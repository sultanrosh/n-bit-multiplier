==> flow/design.v <==
module NBitMultiplierWithBCD #(
  parameter N = 8                       
)(
  input wire clk,                       
  input wire reset,                     
  input wire [N-1:0] A,                 
  input wire [N-1:0] B,                 
  output reg [2*N-1:0] bin_product,     
  output reg [3:0] BCD_0,               
  output reg [3:0] BCD_1,               
  output reg [3:0] BCD_2,               
  output reg [3:0] BCD_3                
);
  localparam ADD_THREE = 4'b0011;             
  localparam PRODUCT_WIDTH = 2 * N;           
  reg [PRODUCT_WIDTH-1:0] shift_reg;          
  reg [3:0] bcd_array [3:0];                  
  reg [7:0] count;                            
  reg running;                                
  always @(posedge clk or posedge reset) begin
    if (reset) begin
      bin_product <= 0;                       
      running <= 0;                           
      count <= 0;                             
      BCD_0 <= 0; BCD_1 <= 0; BCD_2 <= 0; BCD_3 <= 0;  
    end else begin
      bin_product <= A * B;                   
      running <= 1;                           
      count <= 0;                             
      shift_reg <= A * B;                     
      bcd_array[0] <= 0;                      
      bcd_array[1] <= 0;
      bcd_array[2] <= 0;
      bcd_array[3] <= 0;
    end
  end
  always @(posedge clk) begin
    if (running) begin
      integer i;
      for (i = 0; i < 4; i = i + 1) begin
        if (bcd_array[i] >= 5)                
          bcd_array[i] <= bcd_array[i] + ADD_THREE;  
      end
      bcd_array[3] <= {bcd_array[3][2:0], bcd_array[2][3]};           
      bcd_array[2] <= {bcd_array[2][2:0], bcd_array[1][3]};           
      bcd_array[1] <= {bcd_array[1][2:0], bcd_array[0][3]};           
      bcd_array[0] <= {bcd_array[0][2:0], shift_reg[PRODUCT_WIDTH-1]};  
      shift_reg <= {shift_reg[PRODUCT_WIDTH-2:0], 1'b0};              
      count <= count + 1;                                            
      if (count == PRODUCT_WIDTH - 1) begin                          
        running <= 0;                                                
        BCD_0 <= bcd_array[0];
        BCD_1 <= bcd_array[1];
        BCD_2 <= bcd_array[2];
        BCD_3 <= bcd_array[3];
      end
    end
  end
endmodule
Tool chain data of NBitMultiplierWithBCD
The steps from the RTL of NBitMultiplierWithBCD to its reports follow in flow order. Lines are those of the file above, counted from 1. Library cell names are shortened. The mark n/a stands for no value.

Top module: NBitMultiplierWithBCD. Clock: clk. Cell library: sky130hd. Corner: tt_025C_1v80.

Word-level counts
Source: Yosys, flattened and elaborated. Widths are those after wreduce; folded enables and synchronous resets count as part of the registers. Registers that Yosys merges into a memory's read port (data or address) are not register bits. Print and check cells do not count. Equal cells are merged and count once.

Bits in latches: 0. The figure for memories kept is 0. For memory bits (writable) the number is 0. Input port bits: 18. The entry for memory bits (read-only) reads 0. Word width x clocked read ports: 0. Register bits: 16.

The figure for bitwise gates (word level) is 0. For equal/unequal tests the number is 0. Under $lt $le $gt $ge stands 0. The entry for shift-type cells reads 0. The entry for divide/modulo/power cells reads 0. The figure for multiplexer cells is 0. The entry for $add $sub $neg reads 0. The entry for reductions and logical operators reads 0. Multipliers: 1.

Operators by type and width (number): 8-bit by 8-bit multiplier with 16-bit output (1).

Longest topological paths
Yosys ltp: most cells in a row. Word level: on the elaborated netlist, between registers, memories and ports. Mapped: between sequential cells and ports; inverters and the memories' decode and read muxes count.

Under word-level depth stands 1. ABC_AREA: 1. Under depth in mapped cells stands 20.

Synthesis result
Source: synth_stat.txt of the flow (Yosys; design flattened, memories mapped). It holds for the ABC_AREA given above (unset counts as 0); a run with the other value may have another netlist. Totals and module areas in this step are rounded.

Cell types: fa_1 (number 36, total area 720.691 um^2); inv_1 (number 124, total area 465.446 um^2); nand2_1 (number 122, total area 457.939 um^2); ha_1 (number 36, total area 450.432 um^2); dfrtp_1 (number 16, total area 400.384 um^2); buf_4 (number 16, total area 120.115 um^2); clkbuf_1 (number 16, total area 60.058 um^2); xor2_1 (number 6, total area 52.55 um^2); nand3_1 (number 9, total area 45.043 um^2); nand4_1 (number 5, total area 31.28 um^2); nand3_2 (number 3, total area 30.029 um^2); nand2_2 (number 4, total area 25.024 um^2); a21oi_1 (number 4, total area 20.019 um^2); nor2_1 (number 5, total area 18.768 um^2); nor2_2 (number 2, total area 12.512 um^2); inv_2 (number 3, total area 11.261 um^2); xnor2_1 (number 1, total area 8.758 um^2); conb_1 (number 1, total area 3.754 um^2).

The figure for cells in the netlist is 409. The entry for flip-flop cells reads 16. Buffer cells: 32. Under synthesis area stands 2900 um^2.

Timing after synthesis
Source: OpenSTA report_checks on the synthesized netlist (no wires, ideal clock, input and output delay 20% of the period each), path of least setup slack; recovery checks are left aside. Register names are those of the netlist, which keeps one name where synthesis merged equal registers.

Path kind: input to register. Start: in B[7]. End: reg (name not given). The entry for driving pins on the path reads 18. The figure for library setup time is 117 ps. Data required time: 5183 ps. Path buffers: 1. The entry for path delay reads 3457 ps. Under clock period stands 5300 ps. The entry for time at the first pin reads 1060 ps. The entry for path slack reads 782 ps. Under external input delay stands 1060 ps. The entry for arrival time reads 4400 ps. Under period reached after synthesis stands 4518 ps.

"path delay" is the arrival time less input delay plus setup time. "driving pins on the path": output pins that drive a net of the path, with the launching flip-flop's if there is one; two outputs of one cell count as two. "period reached after synthesis" = period - worst setup slack (recovery checks aside). The figure is calculated, with input and output delays left at 20% of the set period. Between the ends stands the longest chain of elaborated cells between them, by number of cells; it is not shown to be the way that was timed. Of several equally long chains one is given. Each line given opens the expression or statement behind the cell; cells for indexed reads and writes are added by Yosys, which also makes memories of some case tables.

Path through: clkbuf_1 -> nand2_1 -> fa_1 -> fa_1 -> inv_1 -> fa_1 -> inv_1 -> fa_1 -> inv_1 -> ha_1 -> nand2_1 -> nand2_1 -> nand2_1 -> nand2_1 -> nand2_1 -> nand3_1 -> nand2_1 -> nand2_1. The figure for length of the longest elaborated chain is 1. The figure for elaborated cells on any way between the ends is 1. Classes of those cells: mul (1).

Ends and longest elaborated chain, post-synthesis: from (decl) (line 7) `input wire [N-1:0] B,`; 8-bit by 8-bit multiplier with 16-bit output (line 27); to (assign) (line 22); to (assign) (line 27); to (decl) (line 8).

Path in the finished layout
From the final timing report of flow run 1: the path of least setup slack in the routed layout; clock arrival at registers is part of the times. The path's times are printed in steps of 10 ps; the period is the one set.

Path kind: input to register. Start: in A[6]. End: reg (name not given). Under external input delay stands 770 ps. Under clock period stands 3840 ps. Path buffers: 1. The entry for path slack reads -140 ps. The entry for time at the first pin reads 770 ps. Data required time: 3970 ps. The entry for driving pins on the path reads 18. The entry for arrival time reads 4110 ps. The figure for library setup time is 110 ps.

Between the ends stands the longest chain of elaborated cells between them, by number of cells; it is not shown to be the way that was timed. Of several equally long chains one is given.

Path through: dlygate4sd2_1 -> nand2_1 -> inv_1 -> fa_1 -> fa_1 -> fa_1 -> inv_1 -> fa_1 -> inv_1 -> ha_4 -> nand2_2 -> inv_1 -> nand2_2 -> nand2_2 -> nand2_2 -> nand3_1 -> nand2_1 -> nand2_1. The figure for length of the longest elaborated chain is 1. The figure for elaborated cells on any way between the ends is 1. Classes of those cells: mul (1).

Ends and longest elaborated chain, post-layout: from (decl) (line 6) `input wire [N-1:0] A,`; 8-bit by 8-bit multiplier with 16-bit output (line 27); to (assign) (line 22); to (assign) (line 27); to (decl) (line 8).

--- measured runs ---
Design NBitMultiplierWithBCD on sky130hd. What follows are 2 stored runs of the flow, each under its own settings; their order means nothing. The constraints put input and output delay at 20% of the set period each and load the outputs with 0.01 pF. "achieved period" is the run's clock period less its worst setup slack. It is reckoned from that one timing run; input and output delays stay at 20% of the period that was set. "time used up by the worst setup path" is the time allowed to the run's worst setup path (the clock period less input and output delay, where it has them) less its slack. Clock arrival times count: a late capture clock shortens it, a late launch clock lengthens it. By "power consumption" is meant OpenSTA's value without simulated activity: inputs other than the clock are taken to toggle once in ten clock periods, and the tool carries that through the logic. "time used up by the worst setup path" is given in steps of 10 ps. The results are shown rounded.

Flow run 1 has these settings: period_ns 3.84; CORE_UTILIZATION 15; SETUP_SLACK_MARGIN -0.34; PLACE_DENSITY_LB_ADDON 0.28; CORE_MARGIN 10; CELL_PAD_IN_SITES_GLOBAL_PLACEMENT 1; ABC_AREA 1; CTS_CLUSTER_SIZE 12; CTS_CLUSTER_DIAMETER 285; CAP_MARGIN 25; SLEW_MARGIN 20. For the mapped cell area after synthesis the run shows 2900 um^2. The measured die footprint is 26000 um^2. The standard-cell area of the final layout reads 3900 um^2. The utilization of the finished layout is 20%. The worst setup slack after layout comes to -140 ps. The post-route setup TNS stands at -890 ps. The power consumption comes to 0.0019 W. The achieved period stands at 3984 ps. The time used up by the worst setup path comes to 3220 ps. Worst path kind: input to register.

Flow run 2 has these settings: period_ns 3.16; CORE_UTILIZATION 41; PLACE_DENSITY_LB_ADDON 0.23; CORE_ASPECT_RATIO 1.38; CELL_PAD_IN_SITES_GLOBAL_PLACEMENT 1; TNS_END_PERCENT 50; ABC_AREA 1; CTS_CLUSTER_SIZE 54; CAP_MARGIN 30; MIN_ROUTING_LAYER met1; MAX_ROUTING_LAYER met5; CORE_MARGIN 2; SLEW_MARGIN 20. For the mapped cell area after synthesis the run shows 2900 um^2. The measured die footprint is 7900 um^2. The standard-cell area of the final layout reads 3900 um^2. The utilization of the finished layout is 55%. The worst setup slack after layout comes to -450 ps. The post-route setup TNS stands at -3600 ps. The power consumption comes to 0.0025 W. The achieved period stands at 3611 ps. The time used up by the worst setup path comes to 2980 ps. Worst path kind: input to register.
--- end ---
